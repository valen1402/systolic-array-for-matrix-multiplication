==> flow/design.v <==
`timescale 1 ns / 1 ps
module mac #(
  parameter IFMAP_BITWIDTH   = 16,
  parameter W_BITWIDTH   = 8,
  parameter OFMAP_BITWIDTH   = 32
)
(
  input  logic                                             clk,
  input  logic                                             rstn,
  input  logic                                             I_en,
  output logic                                             I_ready,
  input  logic [IFMAP_BITWIDTH-1:0]                        I_in,
  output logic [IFMAP_BITWIDTH-1:0]                        I_out,
  input  logic                                             W_en,
  output logic                                             W_ready,
  input  logic [W_BITWIDTH-1:0]                            W_in,
  output logic [W_BITWIDTH-1:0]                            W_out,
  input  logic [OFMAP_BITWIDTH-1:0]                        P_in,
  output logic [OFMAP_BITWIDTH-1:0]                        P_out
);
  always_ff @( posedge clk) begin
    if (!rstn) begin
      I_out       <= 0;
      I_ready     <= 0;
      W_out       <= 0;
      W_ready     <= 0;
      P_out       <= 0;
    end else begin
      if (W_en) begin
        W_out     <= W_in;
        W_ready   <= 1;
      end else begin
        W_ready   <= 0;
      end
      if (I_en) begin
        I_out     <= I_in;
        I_ready   <= 1;
        P_out     <= P_in + {{24{W_out[W_BITWIDTH-1]}}, W_out[W_BITWIDTH-1:0]} * {{16{I_in[IFMAP_BITWIDTH-1]}}, I_in[IFMAP_BITWIDTH-1:0]};
      end else begin
        I_ready   <= 0;
      end
    end
  end
endmodule
## From RTL to reports: mac

What the tools print for mac, step after step.
Lines are those of the file above, counted from 1.
Operators: Yosys type, input widths -> output width; for muxes data width and select width s.
A cell with n/a has no value.

| design | value |
|---|---|
| top module | mac |
| clock input | clk |
| standard-cell library | sky130hd |
| library corner | tt_025C_1v80 |

## Word-level counts

Source: Yosys, flattened and elaborated, memories not mapped. Widths are those after wreduce; folded enables and synchronous resets count as part of the registers. Registers that Yosys merges into a memory's read port (data or address) are not register bits. Print and check cells do not count. Equal cells are merged and count once.

| operators by class | value |
|---|---|
| multiplexer cells | 2 |
| add/sub/neg operators | 1 |
| $mul | 1 |

Operators by type and width:

| cell | number |
|---|---|
| $mul 8x16->24 | 1 |
| $add 32x32->32 | 1 |
| $mux 1 | 2 |

| word-level totals | value |
|---|---|
| bits in registers | 58 |
| bits of input ports | 60 |
| word-level cells | 9 |

## Depth

Yosys ltp: most cells in a row. Word level: on the elaborated netlist, between registers, memories and ports. Mapped: between sequential cells and ports; inverters and the memories' decode and read muxes count.

| logic depth | value |
|---|---|
| depth after elaboration | 2 |
| ABC_AREA | 0 |
| depth in mapped cells | 32 |
| depth with buffers taken out | 31 |

## Synthesis result

The flow's flattened synthesis, as Yosys stat reports it; memories are mapped. The netlist is that of the ABC_AREA named above (0 if unset); the other value can give another one.
The area totals of this step are shown rounded.

| synthesis totals | value |
|---|---|
| sequential part of the area | 0.00116 mm² |
| cells in the netlist | 894 |
| mapped flip-flops | 58 |
| mapped area | 0.00805 mm² |
| buffer cells | 24 |

Cell types:

| cell type | number | area in all (µm²) |
|---|---|---|
| sky130_fd_sc_hd__fa_1 | 104 | 2.08E+03 |
| sky130_fd_sc_hd__dfxtp_1 | 58 | 1.16E+03 |
| sky130_fd_sc_hd__ha_1 | 78 | 975.936 |
| sky130_fd_sc_hd__and2_1 | 90 | 563.04 |
| sky130_fd_sc_hd__inv_1 | 145 | 544.272 |
| sky130_fd_sc_hd__mux2i_1 | 47 | 470.451 |
| sky130_fd_sc_hd__nor2b_1 | 52 | 325.312 |
| sky130_fd_sc_hd__xnor2_1 | 35 | 306.544 |
| sky130_fd_sc_hd__a21oi_1 | 38 | 190.182 |
| sky130_fd_sc_hd__nand2_1 | 46 | 172.666 |
| sky130_fd_sc_hd__a21o_1 | 22 | 165.158 |
| sky130_fd_sc_hd__xor2_1 | 15 | 131.376 |
| sky130_fd_sc_hd__nor2_1 | 32 | 120.115 |
| sky130_fd_sc_hd__o21ai_0 | 24 | 120.115 |
| sky130_fd_sc_hd__clkbuf_1 | 21 | 78.826 |
| sky130_fd_sc_hd__o21bai_1 | 9 | 67.565 |
| sky130_fd_sc_hd__nand3_1 | 10 | 50.048 |
| sky130_fd_sc_hd__nand2b_1 | 7 | 43.792 |

Not listed: further types 32, cells in them 61.

## Worst setup path after synthesis

Path of least setup slack by OpenSTA after synthesis, without wires, with an ideal clock, recovery checks aside; 20% of the period is set as input and as output delay. Where synthesis merged equal registers, the netlist keeps one of their names.

| timing path after synthesis | value |
|---|---|
| path type | in2reg |
| start point | in I_in[0] |
| end point | reg P_out[31] |
| clock period | 16.0 ns |
| slack | 6.234 ns |
| buffers on the path | 0 |
| stages on the path | 29 |
| data arrival time | 9.696 ns |
| delay of the path | 6.566 ns |
| external input delay | 3.200 ns |
| time at the first pin | 3.200 ns |
| synthesis period reached | 9.766 ns |

"delay of the path" is the arrival time less input delay plus setup time.
"stages on the path": output pins that drive a net of the path, with the launching flip-flop's if there is one; two outputs of one cell count as two.
"synthesis period reached" = period - worst setup slack (recovery checks aside). The figure is calculated, with input and output delays left at 20% of the set period.
Between the ends stands the longest chain of elaborated cells between them, by number of cells; it is not shown to be the way that was timed. Of several equally long chains one is given.
A line is the first line of the expression or statement that the cell stems from. Yosys adds cells for indexed reads and writes and turns some case tables into memories.

| on the way, after synthesis | value |
|---|---|
| cells stage by stage | sky130_fd_sc_hd__nand2b_1 > sky130_fd_sc_hd__fa_1 > sky130_fd_sc_hd__fa_1 > sky130_fd_sc_hd__inv_1 > sky130_fd_sc_hd__fa_1 > sky130_fd_sc_hd__inv_1 > sky130_fd_sc_hd__fa_1 > sky130_fd_sc_hd__inv_1 > sky130_fd_sc_hd__ha_1 > sky130_fd_sc_hd__a21oi_1 > sky130_fd_sc_hd__o21bai_1 > sky130_fd_sc_hd__a21oi_1 > sky130_fd_sc_hd__o21ai_1 > sky130_fd_sc_hd__a2111oi_0 > sky130_fd_sc_hd__o21bai_1 > sky130_fd_sc_hd__a21oi_1 > sky130_fd_sc_hd__o21ai_1 > sky130_fd_sc_hd__xnor2_1 > sky130_fd_sc_hd__ha_1 > sky130_fd_sc_hd__nand2_1 > sky130_fd_sc_hd__o21ai_0 > sky130_fd_sc_hd__a21oi_1 > sky130_fd_sc_hd__nor2_1 > sky130_fd_sc_hd__nand2_1 > sky130_fd_sc_hd__o311a_1 > sky130_fd_sc_hd__o21ai_0 > sky130_fd_sc_hd__or3b_1 > sky130_fd_sc_hd__xor2_1 > sky130_fd_sc_hd__a21oi_1 |
| cells in the longest elaborated chain | 2 |

RTL lines, path after synthesis:

| item | RTL line | source |
|---|---|---|
| start, declared | 12 | `input  logic [IFMAP_BITWIDTH-1:0]                        I_in,` |
| $mul 8x16->24 | 38 | `P_out     <= P_in + {{24{W_out[W_BITWIDTH-1]}}, W_out[W_BITWIDTH-1:0]} * {{16{I_in[IFMAP_BITWIDTH-1]}}, I_in[I ...` |
| $add 32x32->32 | 38 |  |
| end, assigned | 27 | `P_out       <= 0;` |
| end, assigned | 38 |  |
| end, declared | 19 | `output logic [OFMAP_BITWIDTH-1:0]                        P_out` |

## Path in the finished layout

From the final timing report of entry A: the path of least setup slack in the routed layout; clock arrival at registers is part of the times.

| timing path post-layout | value |
|---|---|
| path type | in2reg |
| start point | in I_in[0] |
| end point | reg P_out[31] |
| buffers on the path | 1 |
| stages on the path | 29 |
| external input delay | 2.62 ns |
| clock period | 13.1 ns |
| data arrival time | 9.12 ns |
| time at the first pin | 2.62 ns |
| slack | 4.18 ns |

Between the ends stands the longest chain of elaborated cells between them, by number of cells; it is not shown to be the way that was timed. Of several equally long chains one is given.

| on the way, post-layout | value |
|---|---|
| cells stage by stage | sky130_fd_sc_hd__buf_2 > sky130_fd_sc_hd__nand2b_4 > sky130_fd_sc_hd__fa_1 > sky130_fd_sc_hd__fa_1 > sky130_fd_sc_hd__inv_1 > sky130_fd_sc_hd__fa_1 > sky130_fd_sc_hd__inv_1 > sky130_fd_sc_hd__fa_1 > sky130_fd_sc_hd__inv_1 > sky130_fd_sc_hd__ha_4 > sky130_fd_sc_hd__a21oi_2 > sky130_fd_sc_hd__o21bai_1 > sky130_fd_sc_hd__a21oi_2 > sky130_fd_sc_hd__o21ai_4 > sky130_fd_sc_hd__a2111oi_4 > sky130_fd_sc_hd__o21bai_1 > sky130_fd_sc_hd__a21oi_2 > sky130_fd_sc_hd__o21ai_1 > sky130_fd_sc_hd__xnor2_1 > sky130_fd_sc_hd__ha_1 > sky130_fd_sc_hd__a21oi_1 > sky130_fd_sc_hd__o21ai_2 > sky130_fd_sc_hd__a2111o_1 > sky130_fd_sc_hd__nand2_1 > sky130_fd_sc_hd__o311a_1 > sky130_fd_sc_hd__nor3_1 > sky130_fd_sc_hd__or3b_1 > sky130_fd_sc_hd__xor2_1 > sky130_fd_sc_hd__a21oi_1 |
| cells in the longest elaborated chain | 2 |

RTL lines, path post-layout:

| item | RTL line | source |
|---|---|---|
| start, declared | 12 | `input  logic [IFMAP_BITWIDTH-1:0]                        I_in,` |
| $mul 8x16->24 | 38 | `P_out     <= P_in + {{24{W_out[W_BITWIDTH-1]}}, W_out[W_BITWIDTH-1:0]} * {{16{I_in[IFMAP_BITWIDTH-1]}}, I_in[I ...` |
| $add 32x32->32 | 38 |  |
| end, assigned | 27 | `P_out       <= 0;` |
| end, assigned | 38 |  |
| end, declared | 19 | `output logic [OFMAP_BITWIDTH-1:0]                        P_out` |

FLOW RESULTS
============

Record of 2 stored runs of the RTL-to-layout flow on mac, platform sky130hd. The runs are unordered. Constraints: input delay and output delay 20% of the set period each, output load 0.01 pF.
"achieved clock period" = clock period - worst setup slack. The figure is calculated, with input and output delays left at 20% of the set period.
"critical setup path time" means the part of the period allowed to the worst setup path (the constraints hold back 20% at inputs and 20% at outputs) less its slack; where the path has registers, the arrival times of their clocks count too.
Values from the reports are rounded here.
A setting shown as - is not set for that run.

| item | entry A | entry B |
|---|---|---|
| period_ns | 13.1 | 14.1 |
| CORE_UTILIZATION | 59 | 36 |
| SETUP_SLACK_MARGIN | 3.88 | 3.41 |
| PLACE_DENSITY | 0.36 | - |
| CORE_ASPECT_RATIO | 1.52 | - |
| CELL_PAD_IN_SITES_DETAIL_PLACEMENT | 0 | - |
| GPL_TIMING_DRIVEN | 0 | - |
| CTS_CLUSTER_SIZE | 64 | - |
| CTS_CLUSTER_DIAMETER | 292 | - |
| SLEW_MARGIN | 10 | 20 |
| CAP_MARGIN | 20 | 20 |
| CORE_MARGIN | 2 | 4 |
| PLACE_DENSITY_LB_ADDON | - | 0.04 |
| CELL_PAD_IN_SITES_GLOBAL_PLACEMENT | - | 2 |
| ABC_AREA | - | 0 |
| GPL_ROUTABILITY_DRIVEN | - | 1 |
| setup slack of the critical path (ns) | 4.18 | 4.02 |
| die outline area (mm²) | 0.0146 | 0.0248 |
| achieved clock period (ns) | 8.924 | 10.084 |
| area of the synthesized netlist (mm²) | 0.00805 | 0.00805 |
| critical setup path time (ns) | 6.30 | 7.26 |
| critical path kind | in2reg | in2reg |
| standard-cell area after layout (mm²) | 0.00986 | 0.00979 |
| sum of negative setup slack (ns) | 0.000 | 0.000 |
