==> flow/design.v <==
`timescale 1 ns / 1 ps
module MemoryController
#(
    parameter MAC_ROW                                           = 16,
    parameter MAC_COL                                           = 16,
    parameter W_BITWIDTH                                        = 8,
    parameter INPUT_BITWIDTH                                    = 16,
    parameter OUTPUT_BITWIDTH                                   = 32,
    parameter W_ADDR_BIT                                        = 11,
    parameter INPUT_ADDR_BIT                                    = 12,
    parameter OUTPUT_ADDR_BIT                                   = 10,
    parameter WEIGHT_ROW                                        = 64,
    parameter WEIGHT_COL                                        = 288,
    parameter INPUT_ROW                                         = 288,
    parameter INPUT_COL                                         = 196,
    parameter OUTPUT_ROW                                        = 64,
    parameter OUTPUT_COL                                        = 196
)
(
    input  logic                                                clk,
    input  logic                                                rstn,
    input  logic                                                start_in,
    input  logic                                                output_ready_in,
    output logic                                                w_prefetch_out,
    output logic [W_ADDR_BIT-1:0]                               w_addr_out,
    output logic                                                w_read_en_out,
    output logic                                                input_start_out,
    output logic [INPUT_ADDR_BIT-1:0]                           input_addr_out,
    output logic                                                input_read_en_out,
    output logic                                                mac_done_out,
    output logic [OUTPUT_ADDR_BIT-1:0]                          output_addr_out,
    output logic                                                output_write_en_out,
    output logic                                                output_write_done_out
);
    logic [3:0]                                                 w_cycle_count;
    logic [1:0]                                                 w_tiling_count1;
    logic [5:0]                                                 w_tiling_count2;
    logic [7:0]                                                 input_cycle_count;
    logic [1:0]                                                 input_tiling_count1;
    logic [5:0]                                                 input_tiling_count2;
    logic                                                       weight_prefetching;
    logic                                                       input_fetching;
    logic                                                       outputting;
    logic                                                       last_cycle;
    always_ff @ (posedge clk) begin
        if (!rstn) begin
            w_prefetch_out          <= 0;
            w_addr_out              <= 0;
            w_read_en_out           <= 0;
            input_start_out         <= 0;
            input_addr_out          <= 0;
            input_read_en_out       <= 0;
            mac_done_out            <= 0;
            output_addr_out         <= 0;
            output_write_en_out     <= 0;
            output_write_done_out   <= 0;
            w_cycle_count           <= 0;
            w_tiling_count1         <= 0;
            w_tiling_count2         <= 0;
            input_cycle_count       <= 0;
            input_tiling_count1     <= 0;
            input_tiling_count2     <= 0;
            weight_prefetching      <= 0;
            input_fetching          <= 0;
        end else if (start_in) begin
            weight_prefetching      <= 1;
            w_prefetch_out          <= 1;
            w_addr_out              <= 0;
            w_read_en_out           <= 1;
            w_cycle_count           <= 0;
            w_tiling_count1         <= 0;
            input_fetching          <= 0;
            input_cycle_count       <= 0;
            input_tiling_count1     <= 0;
            input_tiling_count2     <= 0;
            last_cycle              <= 0;
        end else if (weight_prefetching) begin
            w_prefetch_out          <= 0;
            w_cycle_count           <= w_cycle_count + 1;
            if (w_cycle_count != 4'hf) begin
                w_addr_out          <= w_addr_out + 4;
                w_read_en_out       <= 1;
            end else begin
                w_read_en_out       <= 0;
                w_tiling_count1     <= w_tiling_count1 + 1;
                weight_prefetching  <= 0;
                input_start_out     <= 1;
                input_fetching      <= 1;
                input_cycle_count   <= 0;
                input_tiling_count1 <= input_tiling_count1 + 1;
                input_read_en_out   <= 1;
                if (input_tiling_count1 == 3) begin
                    w_tiling_count2         <= w_tiling_count2 + 1;
                    input_addr_out          <= input_tiling_count2;
                    input_tiling_count2     <= input_tiling_count2 + 1;
                    if (input_tiling_count2 == 17) begin
                        last_cycle          <= 1;
                    end
                end else begin
                    input_addr_out  <= input_tiling_count2;
                end
            end
        end else if (input_fetching) begin
            input_start_out         <= 0;
            input_cycle_count       <= input_cycle_count + 1;
            if (input_cycle_count != 195) begin
                input_addr_out      <= input_addr_out + 18;
            end else begin
                input_read_en_out   <= 0;
                input_fetching      <= 0;
                if (!last_cycle) begin
                    weight_prefetching  <= 1;
                    w_prefetch_out      <= 1;
                    w_read_en_out       <= 1;
                    w_addr_out          <= w_tiling_count2 * 64 + w_tiling_count1;
                end else begin
                    mac_done_out        <= 1;
                    outputting          <= 1;
                    output_addr_out     <= 0;
                end
            end
        end else if (outputting) begin
        end
    end
endmodule
From RTL to reports: MemoryController
Tool output for the design above, in the order of the flow.
Lines are those of the file above, counted from 1.
Operators carry their Yosys type and port widths (W data, S select, Z words).
Cell names lack the library's common part.
{"block": "inputs", "top": "MemoryController", "clock_port": "clk", "cell_library": "sky130hd", "lib_corner": "tt_025C_1v80"}

Word-level counts
Yosys after proc, flatten, opt, wreduce and memory -nomap, before mapping. Memory bits, and registers merged into a memory's read port (data or address), are not among the register bits. Print and check cells are not counted. Equal cells are merged and count once.
{"block": "bits", "regBits": 59}
{"block": "op_classes", "reduce_and_logical": 18, "add_sub_neg": 9, "mux": 38, "n_eq": 11, "n_logic": 5}
{"block": "op_table", "cell": "$mux W11", "count": 5}
{"block": "op_table", "cell": "$mux W12", "count": 4}
{"block": "op_table", "cell": "$mux W1", "count": 26}
{"block": "op_table", "cell": "$mux W8", "count": 3}
{"block": "op_table", "cell": "$reduce_and A4 Y1", "count": 4}
{"block": "op_table", "cell": "$add A12 B5 Y12 const B", "count": 1}
{"block": "op_table", "cell": "$add A6 B1 Y6 const B", "count": 2}
{"block": "op_table", "cell": "$add A11 B2 Y11", "count": 1}
{"block": "op_table", "cell": "$add A11 B3 Y11 const B", "count": 1}
{"block": "op_table", "cell": "$reduce_bool A2 Y1", "count": 5}
{"block": "op_table", "cell": "$reduce_and A5 Y1", "count": 2}
{"block": "op_table", "cell": "$reduce_and A3 Y1", "count": 3}
{"block": "op_table", "cell": "$ne A2 B2 Y1 const B", "count": 4}
{"block": "op_table", "cell": "$add A8 B1 Y8 const B", "count": 1}
{"block": "op_table", "cell": "$ne A8 B8 Y1 const B", "count": 1}
{"block": "op_table", "cell": "$ne A3 B3 Y1 const B", "count": 2}
{"block": "op_table", "cell": "$eq A6 B5 Y1 const B", "count": 1}
{"block": "op_table", "cell": "$not A1 Y1", "count": 5}
{"block": "op_table", "cell": "$add A2 B1 Y2 const B", "count": 2}
{"block": "op_table", "cell": "$reduce_and A2 Y1", "count": 2}
{"block": "op_table", "cell": "$add A4 B1 Y4 const B", "count": 1}
{"block": "op_table", "cell": "$ne A4 B4 Y1 const B", "count": 1}
{"block": "op_table", "cell": "$reduce_bool A3 Y1", "count": 1}
{"block": "op_table", "cell": "$ne A2 B1 Y1 const B", "count": 1}
{"block": "op_table", "cell": "$eq A2 B2 Y1 const B", "count": 1}
{"block": "op_table", "cell": "$reduce_or A2 Y1", "count": 1}

Longest topological paths
Longest topological path by Yosys (ltp), each cell counted once; first at word level (registers and memories cut), then after technology mapping (sequential cells cut; the memories' decode and read muxes count).
{"block": "depth", "word_depth": 5, "ABC_AREA": 0, "mapped_depth": 7}

Synthesis result
The flow's flattened synthesis, as Yosys stat reports it; memories are mapped. The netlist is that of the ABC_AREA named above (0 if unset); the other value can give another one.
Totals and module areas in this step are rounded.
{"block": "by_type", "type": "dfxtp_1", "count": 57, "type_area_um2": 1.14E+03}
{"block": "by_type", "type": "nor2_1", "count": 28, "type_area_um2": 105.101}
{"block": "by_type", "type": "ha_1", "count": 8, "type_area_um2": 100.096}
{"block": "by_type", "type": "buf_4", "count": 13, "type_area_um2": 97.594}
{"block": "by_type", "type": "nand2_1", "count": 25, "type_area_um2": 93.84}
{"block": "by_type", "type": "mux2i_1", "count": 9, "type_area_um2": 90.086}
{"block": "by_type", "type": "xor2_1", "count": 10, "type_area_um2": 87.584}
{"block": "by_type", "type": "xnor2_1", "count": 9, "type_area_um2": 78.826}
{"block": "by_type", "type": "nand4_1", "count": 11, "type_area_um2": 68.816}
{"block": "by_type", "type": "a21oi_1", "count": 13, "type_area_um2": 65.062}
{"block": "by_type", "type": "o21ai_0", "count": 13, "type_area_um2": 65.062}
{"block": "by_type", "type": "a31oi_1", "count": 8, "type_area_um2": 50.048}
{"block": "by_type", "type": "nand3_1", "count": 10, "type_area_um2": 50.048}
{"block": "by_type", "type": "nand2b_1", "count": 7, "type_area_um2": 43.792}
{"block": "by_type", "type": "buf_2", "count": 8, "type_area_um2": 40.038}
{"block": "by_type", "type": "a21boi_1", "count": 5, "type_area_um2": 37.536}
{"block": "by_type", "type": "nor2b_1", "count": 6, "type_area_um2": 37.536}
{"block": "by_type", "type": "o31ai_1", "count": 5, "type_area_um2": 37.536}
Other cell types: 48; their cells: 95.
{"block": "synth_totals", "ff_cells": 58, "yosys_area_um2": 3030, "cell_count": 340}

Path before layout
Source: OpenSTA report_checks on the synthesized netlist (no wires, ideal clock, input and output delay 20% of the period each), path of least setup slack; recovery checks are left aside. Register names are those of the netlist, which keeps one name where synthesis merged equal registers.
{"block": "synth_timing", "kind": "flip-flop to flip-flop", "start": "reg w_cycle_count[0]", "end": "reg last_cycle", "path_buffers": 2, "period_ns": 1.89, "arrival_ns": 1.379, "launch_ns": 0.000, "setup_slack_ns": 0.200, "path_stages": 8, "setup_time_ns": 0.311, "delay_ns": 1.690, "synth_period_reached_ns": 1.69}
"delay_ns" is the arrival time less input delay plus setup time.
"path_stages" counts driving pins, that of a launching flip-flop among them; a cell with two outputs on the path counts twice.
"synth_period_reached_ns" = period - worst setup slack (recovery checks aside). The figure is calculated, with input and output delays left at 20% of the set period.
The rows between start and end are the longest chain of elaborated cells between them; the timing report does not say that the signal goes this way. Where chains are equally long, one stands for them.
A line is the first line of the expression or statement that the cell stems from. Yosys adds cells for indexed reads and writes and turns some case tables into memories.
At most two assigning lines are given for a register; there are more.
Only ways into the end's enable, where the timed path ends, are counted here.
{"block": "synth_via", "path_cell_list": "dfxtp_1 -> ha_1 -> nand4_1 -> buf_2 -> buf_2 -> nor2_2 -> nand2_1 -> a21boi_0", "elab_chain_len": 3, "cone_cells": 3}
{"block": "synth_lines", "item": "from (decl)", "line_no": 35, "source": "logic [3:0]                                                 w_cycle_count;"}
{"block": "synth_lines", "item": "from (assign)", "line_no": 57, "source": "w_cycle_count           <= 0;"}
{"block": "synth_lines", "item": "from (assign)", "line_no": 79, "source": "w_cycle_count           <= w_cycle_count + 1;"}
{"block": "synth_lines", "item": "$ne A4 B4 Y1", "line_no": 80, "source": "if (w_cycle_count != 4'hf) begin"}
{"block": "synth_lines", "item": "$ne A2 B2 Y1"}
{"block": "synth_lines", "item": "$reduce_and A5 Y1"}
{"block": "synth_lines", "item": "to (assign)", "line_no": 76, "source": "last_cycle              <= 0;"}
{"block": "synth_lines", "item": "to (assign)", "line_no": 97, "source": "last_cycle          <= 1;"}
{"block": "synth_lines", "item": "to (decl)", "line_no": 44, "source": "logic                                                       last_cycle;"}

Timing after layout
Path of least setup slack in the final report of run A (OpenROAD, finished layout, wires in). Where an end is a register, its clock arrival counts in the times.
{"block": "layout_timing", "kind": "flip-flop to flip-flop", "start": "reg w_cycle_count[0]", "end": "reg input_addr_out[4]", "setup_slack_ns": -0.33, "period_ns": 1.51, "setup_time_ns": 0.11, "arrival_ns": 2.09, "launch_ns": 0.35, "path_stages": 7, "path_buffers": 1}
The rows between start and end are the longest chain of elaborated cells between them; the timing report does not say that the signal goes this way. Where chains are equally long, one stands for them.
At most two assigning lines are given for a register; there are more.
{"block": "layout_via", "path_cell_list": "dfxtp_2 -> ha_4 -> nand4_1 -> buf_12 -> a21oi_2 -> o21ai_1 -> a31o_1", "elab_chain_len": 3, "cone_cells": 5}
{"block": "layout_lines", "item": "from (decl)", "line_no": 35, "source": "logic [3:0]                                                 w_cycle_count;"}
{"block": "layout_lines", "item": "from (assign)", "line_no": 57, "source": "w_cycle_count           <= 0;"}
{"block": "layout_lines", "item": "from (assign)", "line_no": 79, "source": "w_cycle_count           <= w_cycle_count + 1;"}
{"block": "layout_lines", "item": "$ne A4 B4 Y1", "line_no": 80, "source": "if (w_cycle_count != 4'hf) begin"}
{"block": "layout_lines", "item": "$mux W12", "line_no": 80}
{"block": "layout_lines", "item": "$mux W12", "line_no": 77, "source": "end else if (weight_prefetching) begin"}
{"block": "layout_lines", "item": "to (assign)", "line_no": 94, "source": "input_addr_out          <= input_tiling_count2;"}
{"block": "layout_lines", "item": "to (assign)", "line_no": 100, "source": "input_addr_out  <= input_tiling_count2;"}
{"block": "layout_lines", "item": "to (decl)", "line_no": 28, "source": "output logic [INPUT_ADDR_BIT-1:0]                           input_addr_out,"}

Appendix: measured runs

Flow measurements of MemoryController on sky130hd: 2 stored runs with different settings, listed in no order. Input and output delays are each 20% of the period that was set; the output load is 0.01 pF.
"period_less_ws_ns" = clock period - worst setup slack. The figure is calculated, with input and output delays left at 20% of the set period.
"timing.worst_path_ns": the worst setup path's part of the clock period (all of it between registers, 20% less for each end at a port) less its slack. A launch clock that arrives late makes it longer, a capture clock that arrives late makes it shorter.
"power_total_w" rests on the timing tool's default activity at the inputs, not on a simulated workload.
The results are shown rounded.

{"run": "run A", "settings": { "period_ns": 1.51, "CORE_UTILIZATION": 52, "SETUP_SLACK_MARGIN": 0.29, "PLACE_DENSITY": 0.84, "TNS_END_PERCENT": 60, "GPL_TIMING_DRIVEN": 1, "MAX_ROUTING_LAYER": "met4", "CAP_MARGIN": 20, "CORE_MARGIN": 2, "SLEW_MARGIN": 20 }, "results": { "yosys.chip_area_um2": 3030, "tns_ns": -5.44, "post_route_util_frac": 0.875, "timing.hold.ws_ns": 0.486, "dieArea_um2": 6450, "power_total_w": 0.00344, "post_route_stdcell_area_um2": 4870, "period_less_ws_ns": 1.842, "setup_ws_ns": -0.332, "timing.worst_path_ns": 1.84, "worst_path_kind": "flip-flop to flip-flop" }}
{"run": "run B", "settings": { "period_ns": 2.29, "CAP_MARGIN": 20, "CORE_MARGIN": 2, "CORE_UTILIZATION": 40, "SLEW_MARGIN": 20 }, "results": { "yosys.chip_area_um2": 3030, "tns_ns": 0.000, "post_route_util_frac": 0.491, "timing.hold.ws_ns": 0.468, "dieArea_um2": 8280, "power_total_w": 0.00197, "post_route_stdcell_area_um2": 3580, "period_less_ws_ns": 2.060, "setup_ws_ns": 0.230, "timing.worst_path_ns": 2.06, "worst_path_kind": "flip-flop to flip-flop" }}
